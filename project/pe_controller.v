==> flow/design.v <==
`timescale 1ns / 1ps
module my_ma #(
parameter SIZE=8
    )(
    input [SIZE-1:0] A,
    input [SIZE-1:0] B,
    input [SIZE-1:0] C,
    output [SIZE-1:0] P,
    input resetn,
    input clk,
    input valid,
    output dvalid
    );
    reg[SIZE-1:0] result;
    reg temp=0;
    assign P=result;
    assign dvalid=temp;
    always @(posedge clk) begin
        if(!resetn)
           result<=0;
        else begin
           if (valid)begin
              result <= C + A*B;
              temp <= 1;
            end
            else begin
              result <= result ;
              temp <=0;
            end
        end
    end
endmodule
`timescale 1ns / 1ps
module my_pe_v1 #(
    parameter SIZE = 8,
    parameter L_RAM_SIZE=3
    )
(
    input aclk,
    input aresetn,
    input [SIZE-1:0] ain,
    input [SIZE-1:0] din,
    input [L_RAM_SIZE-1:0] addr,
    input we,
    input valid,
    output dvalid,
    output [SIZE-1:0] dout
    );
    reg [SIZE-1:0] bin;
    (*ram_style = "block" *) reg [SIZE-1:0] peram [0:2**L_RAM_SIZE-1];
    always @(posedge aclk)
        if(we)
            peram[addr] <= din;
        else
            bin <= peram[addr];
    reg [SIZE-1:0] dout_fb;
    always @(posedge aclk)
        if(!aresetn)
            dout_fb <= 'd0;
        else
            if(dvalid)
                dout_fb <= dout;
            else
                dout_fb <= dout_fb;
    my_ma MA (
        .A(ain),
        .B(bin),
        .C(dout_fb),
        .P(dout),
        .resetn(aresetn),
        .clk(aclk),
        .valid(valid),
        .dvalid(dvalid)
    );  
endmodule
`timescale 1ns / 1ps
module pe_con#(
       parameter SIZE=8,
       parameter VECTOR_SIZE = 16,  
	   parameter L_RAM_SIZE = 3 
    )
    (
        input start,
        output done,
        input aclk,
        input aresetn,
        output [L_RAM_SIZE:0] rdaddr,
	    input [SIZE-1:0] rddata,
	    output reg [SIZE-1:0] wrdata
);
    wire [SIZE-1:0] ain;
    wire [SIZE-1:0] din;
    wire [L_RAM_SIZE-1:0] addr;
    wire we_local;
    wire we_global;
    wire valid;
    wire dvalid;
    wire [SIZE-1:0] dout;
    wire [L_RAM_SIZE:0] rdaddr;
    reg [SIZE-1:0] gdout;
    (* ram_style = "block" *) reg [SIZE-1:0] globalmem [0:VECTOR_SIZE-1];
    always @(posedge aclk)
        if (we_global)
            globalmem[addr] <= rddata;
        else
            gdout <= globalmem[addr];
    reg [SIZE-1:0] counter;
    wire [SIZE-1:0] ld_val = (load_flag_en)? CNTLOAD1 :
                         (calc_flag_en)? CNTCALC1 : 
                         (done_flag_en)? CNTDONE  : 'd0;
    wire counter_ld = load_flag_en || calc_flag_en || done_flag_en;
    wire counter_en = load_flag || dvalid || done_flag;
    wire counter_reset = !aresetn || load_done || calc_done || done_done;
    always @(posedge aclk)
        if (counter_reset)
            counter <= 'd0;
        else
            if (counter_ld)
                counter <= ld_val;
            else if (counter_en)
                counter <= counter - 1;
    wire load_done;
    wire calc_done;
    wire done_done;
    reg [3:0] state, state_d;
    localparam S_IDLE = 4'd0;
    localparam S_LOAD = 4'd1;
    localparam S_CALC = 4'd2;
    localparam S_DONE = 4'd3;
    always @(posedge aclk)
        if (!aresetn)
            state <= S_IDLE;
        else
            case (state)
                S_IDLE:
                    state <= (start)? S_LOAD : S_IDLE;
                S_LOAD:  
                    state <= (load_done)? S_CALC : S_LOAD;
                S_CALC:  
                    state <= (calc_done)? S_DONE : S_CALC;
                S_DONE:
                    state <= (done_done)? S_IDLE : S_DONE;
                default:
                    state <= S_IDLE;
            endcase
    always @(posedge aclk)
        if (!aresetn)
            state_d <= S_IDLE;
        else
            state_d <= state;
    reg load_flag;
    wire load_flag_reset = !aresetn || load_done;
    wire load_flag_en = (state_d == S_IDLE) && (state == S_LOAD);
    localparam CNTLOAD1 = (4*VECTOR_SIZE) -1;
    always @(posedge aclk)
        if (load_flag_reset)
            load_flag <= 'd0;
        else
            if (load_flag_en)
                load_flag <= 'd1;
            else
                load_flag <= load_flag;
    reg calc_flag;
    wire calc_flag_reset = !aresetn || calc_done;
    wire calc_flag_en = (state_d == S_LOAD) && (state == S_CALC);
    localparam CNTCALC1 = (VECTOR_SIZE) - 1;
    always @(posedge aclk)
        if (calc_flag_reset)
            calc_flag <= 'd0;
        else
            if (calc_flag_en)
                calc_flag <= 'd1;
            else
                calc_flag <= calc_flag;
    reg done_flag;
    wire done_flag_reset = !aresetn || done_done;
    wire done_flag_en = (state_d == S_CALC) && (state == S_DONE);
    localparam CNTDONE = 5;
    always @(posedge aclk)
        if (done_flag_reset)
            done_flag <= 'd0;
        else
            if (done_flag_en)
                done_flag <= 'd1;
            else
                done_flag <= done_flag;
	assign we_local = (load_flag && counter[L_RAM_SIZE+1] && !counter[0]) ? 'd1 : 'd0;
	assign we_global = (load_flag && !counter[L_RAM_SIZE+1] && !counter[0]) ? 'd1 : 'd0;
   always @(posedge aclk)
        if (!aresetn)
                wrdata <= 'd0;
        else
            if (calc_done)
                    wrdata <= dout;
            else
                    wrdata <= wrdata;
    reg valid_pre, valid_reg;
    always @(posedge aclk)
        if (!aresetn)
            valid_pre <= 'd0;
        else
            if (counter_ld || counter_en)
                valid_pre <= 'd1;
            else
                valid_pre <= 'd0;
    always @(posedge aclk)
        if (!aresetn)
            valid_reg <= 'd0;
        else if (calc_flag)
            valid_reg <= valid_pre;
    assign valid = (calc_flag) && valid_reg;
	assign ain = (calc_flag)? gdout : 'd0;
    assign addr = (load_flag)? counter[L_RAM_SIZE:1]:
                  (calc_flag)? counter[L_RAM_SIZE-1:0]: 'd0;
	assign din = (load_flag)? rddata : 'd0;
    assign rdaddr = (state == S_LOAD)? counter[L_RAM_SIZE+1:1] : 'd0;
    assign load_done = (load_flag) && (counter == 'd0);
    assign calc_done = (calc_flag) && (counter == 'd0) && dvalid;
    assign done_done = (done_flag) && (counter == 'd0);
    assign done = (state == S_DONE) && done_done;
        my_pe_v1 #(
            .SIZE(SIZE),
            .L_RAM_SIZE(L_RAM_SIZE)
        ) u_pe (
            .aclk(aclk),
            .aresetn(aresetn && (state != S_DONE)),
            .ain(ain),
            .din(din),
            .addr(addr),
            .we(we_local),
            .valid(valid),
            .dvalid(dvalid),
            .dout(dout)
        );
endmodule
Tool chain data of pe_con
Tool output for the design above, in the order of the flow.
Line numbers count from 1 in the design file above.
Library cell names are shortened.
A cell with -- has no value.

inputs
  top = pe_con
  clock = aclk
  library = sky130hd
  library corner = tt_025C_1v80

Word level
Source: Yosys, flattened and elaborated, memories not mapped. Widths are those after wreduce. Registers that Yosys merges into a memory's read port (data or address) are not register bits. Print and check cells do not count. Equal cells are merged and count once.
Memory sizes are those after Yosys's memory passes, which may raise the word count (mostly to a power of two), join words into wider ones and drop unused or constant bits.

cells by class
  add/subtract/negate cells = 2
  multipliers = 1
  equal/unequal tests = 6
  mux-type cells = 25
  reduce/logical cells = 33

operator list
  operator                                                             number
  8-bit by 8-bit multiplier with 8-bit output                          1
  8-bit 2-to-1 mux                                                     6
  1-bit logical AND                                                    14
  4-bit by 2-bit == test with 1-bit output (second input constant)     3
  4-bit 2-to-1 mux                                                     3
  3-bit 2-to-1 mux                                                     4
  1-bit logical OR                                                     10
  4-bit by 1-bit == test with 1-bit output (second input constant)     2
  4-bit zero test                                                      2
  8-bit by 1-bit subtractor with 8-bit output (second input constant)  1
  8-bit adder                                                          1
  8-bit zero test                                                      1
  2-bit case mux with 4-bit select                                     1
  1-bit 2-to-1 mux                                                     8
  6-bit 2-to-1 mux                                                     1
  1-bit zero test                                                      5
  4-bit by 2-bit != test with 1-bit output (second input constant)     1
  2-bit 2-to-1 mux                                                     2
  2-bit nonzero test                                                   1

bit counts
  bits in registers = 46
  memory bits (writable) = 192
  word width x clocked read ports = 16
  memories kept = 2
  word-level cells = 81

memories
  name        words  bits a word  read ports  wr ports  RTL line  RTL
  globalmem   16     8            1           1         101       (* ram_style = "block" *) reg [SIZE-1:0] globalmem [0:VECTOR_SIZE-1];
  u_pe.peram  8      8            1           1         50        (*ram_style = "block" *) reg [SIZE-1:0] peram [0:2**L_RAM_SIZE-1];

Logic depth
Depth = most cells in a row (Yosys ltp): at word level without a register or memory, in the mapped netlist without a sequential cell, where the memories' decode and read muxes count.

logic depth
  depth in word-level cells = 6
  ABC_AREA = 0
  gate-level depth with buffers = 17
  gate-level depth less buffers = 16

After synthesis
The flow's flattened synthesis, as Yosys stat reports it; memories are mapped. The netlist is that of the ABC_AREA named above (0 if unset); the other value can give another one.
The area totals of this step are shown rounded.

cell types
  cell      number
  edfxtp_1  145
  dfxtp_1   41
  fa_1      18
  mux2i_1   33
  a221o_1   32
  ha_1      18
  o22ai_1   31
  nand2_1   51
  a21oi_1   38
  xnor2_1   20
  nor2_1    44
  inv_1     42
  and3_1    19
  and2_1    16
  buf_6     6
  nand3_1   11
  clkbuf_1  14
  buf_2     10

Not listed: further types 30, cells in them 53.

mapped netlist
  cells in the netlist = 642
  chip area (Yosys) = 0.0083 mm^2
  area of sequential cells = 0.0052 mm^2
  flip-flop cells = 186

By module: a second synthesis without flattening, with its own total; a netlist apart from the flattened one above.

second synthesis, totals
  cell total of the unflattened synthesis = 623
  area (unflattened synthesis) = 0.0085 mm^2

Each row is one instance without its submodules.

by module
  module    instances  cells  area (mm^2)  seq. area (mm^2)
  pe_con    1          313    0.0041       0.0027
  my_pe_v1  1          158    0.0031       0.0023
  my_ma     1          152    0.0014       0.00019

Path before layout
OpenSTA on the mapped netlist: ideal clock, no wires. The path of least setup slack (recovery checks aside). Input and output delay are each 20% of the period. Register names are those of the netlist, which keeps one name where synthesis merged equal registers.

timing after synthesis
  path kind = reg-to-reg
  from = register calc_flag
  to = register u_pe.MA.result[7]
  clock period = 4.35 ns
  library setup time = 0.122 ns
  arrival time = 3.860 ns
  required time = 4.228 ns
  slack = 0.368 ns
  path delay = 3.982 ns
  driving pins on the path = 18
  period reached after synthesis = 3.982 ns

"path delay" is the arrival time less input delay plus setup time.
"driving pins on the path": output pins that drive a net of the path, with the launching flip-flop's if there is one; two outputs of one cell count as two.
"period reached after synthesis" is the clock period less the worst setup slack; recovery checks do not enter. This is arithmetic on one report: input and output delays are still those of the set period (20% each).
Between the ends stands the longest chain of elaborated cells between them, by number of cells; it is not shown to be the way that was timed. Of several equally long chains one is given.
A line is the first line of the expression or statement that the cell stems from. Yosys adds cells for indexed reads and writes and turns some case tables into memories.
At most two assigning lines are given for a register; there are more.

on the way, after synthesis
  cells stage by stage = dfxtp_1 -> buf_6 -> and2_1 -> nand2_1 -> fa_1 -> inv_1 -> fa_1 -> ha_1 -> inv_1 -> fa_1 -> inv_1 -> fa_1 -> a21o_1 -> a21oi_1 -> xnor2_1 -> xnor2_1 -> and4_1 -> a311o_1
  cells in the longest elaborated chain = 3

RTL lines, path after synthesis
  item                                         RTL line  RTL
  start, declared                              163       reg calc_flag;
  start, assigned                              169       calc_flag <= 'd0;
  start, assigned                              174       calc_flag <= calc_flag;
  8-bit 2-to-1 mux                             212       assign ain = (calc_flag)? gdout : 'd0;
  8-bit by 8-bit multiplier with 8-bit output  23        result <= C + A*B;
  8-bit adder                                  23
  end, assigned                                23
  end, assigned                                27        result <= result ;
  end, declared                                14        reg[SIZE-1:0] result;

Worst path after layout
Path of least setup slack in the final report of run A (OpenROAD, finished layout, wires in). Where an end is a register, its clock arrival counts in the times.

timing post-layout
  path kind = reg-to-reg
  from = register calc_flag
  to = register u_pe.MA.result[7]
  clock period = 3.08 ns
  library setup time = 0.11 ns
  arrival time = 4.29 ns
  required time = 3.40 ns
  slack = -0.89 ns
  driving pins on the path = 17

Between the ends stands the longest chain of elaborated cells between them, by number of cells; it is not shown to be the way that was timed. Of several equally long chains one is given.
At most two assigning lines are given for a register; there are more.

on the way, post-layout
  cells stage by stage = dfxtp_4 -> and2_4 -> nand2_2 -> fa_1 -> inv_2 -> fa_1 -> ha_1 -> inv_1 -> fa_1 -> inv_2 -> fa_2 -> a21o_1 -> a21oi_2 -> xnor2_1 -> xnor2_1 -> and4_1 -> a311o_1
  cells in the longest elaborated chain = 3

RTL lines, path post-layout
  item                                         RTL line  RTL
  start, declared                              163       reg calc_flag;
  start, assigned                              169       calc_flag <= 'd0;
  start, assigned                              174       calc_flag <= calc_flag;
  8-bit 2-to-1 mux                             212       assign ain = (calc_flag)? gdout : 'd0;
  8-bit by 8-bit multiplier with 8-bit output  23        result <= C + A*B;
  8-bit adder                                  23
  end, assigned                                23
  end, assigned                                27        result <= result ;
  end, declared                                14        reg[SIZE-1:0] result;

Record of 2 stored runs of the RTL-to-layout flow on pe_con, platform sky130hd. The runs are unordered. Constraints: input delay and output delay 20% of the set period each, output load 0.01 pF.
"achieved period" means the clock period less the worst setup slack. The figure is calculated, with input and output delays left at 20% of the set period.
"allowed time less slack (worst setup path)" = time allowed to the worst setup path (clock period - input delay - output delay, where it has them) - its slack; a late launch clock adds to it, a late capture clock takes from it.
The results are shown rounded.
Among the settings, . means not set for that run.

item                                             run A       run B
period_ns                                        3.08        5.61
CORE_UTILIZATION                                 56          16
SETUP_SLACK_MARGIN                               0.09        .
PLACE_DENSITY_LB_ADDON                           0.23        0.06
CORE_ASPECT_RATIO                                0.53        1.43
CORE_MARGIN                                      7           7
CELL_PAD_IN_SITES_GLOBAL_PLACEMENT               0           2
CTS_CLUSTER_SIZE                                 53          .
SLEW_MARGIN                                      25          5
CAP_MARGIN                                       20          20
ABC_AREA                                         .           1
GPL_TIMING_DRIVEN                                .           1
MIN_ROUTING_LAYER                                .           met2
std-cell area (final layout) (mm^2)              0.0096      0.01
setup slack of the worst path (ns)               -0.89       1.2
area of the synthesized netlist (mm^2)           0.0083      0.0084
final design utilization (%)                     66          20
achieved period (ns)                             3.968       4.413
full die area (mm^2)                             0.019       0.059
allowed time less slack (worst setup path) (ns)  3.97        4.41
worst setup path kind                            reg-to-reg  reg-to-reg
total negative setup slack (ns)                  -2.1        0.000
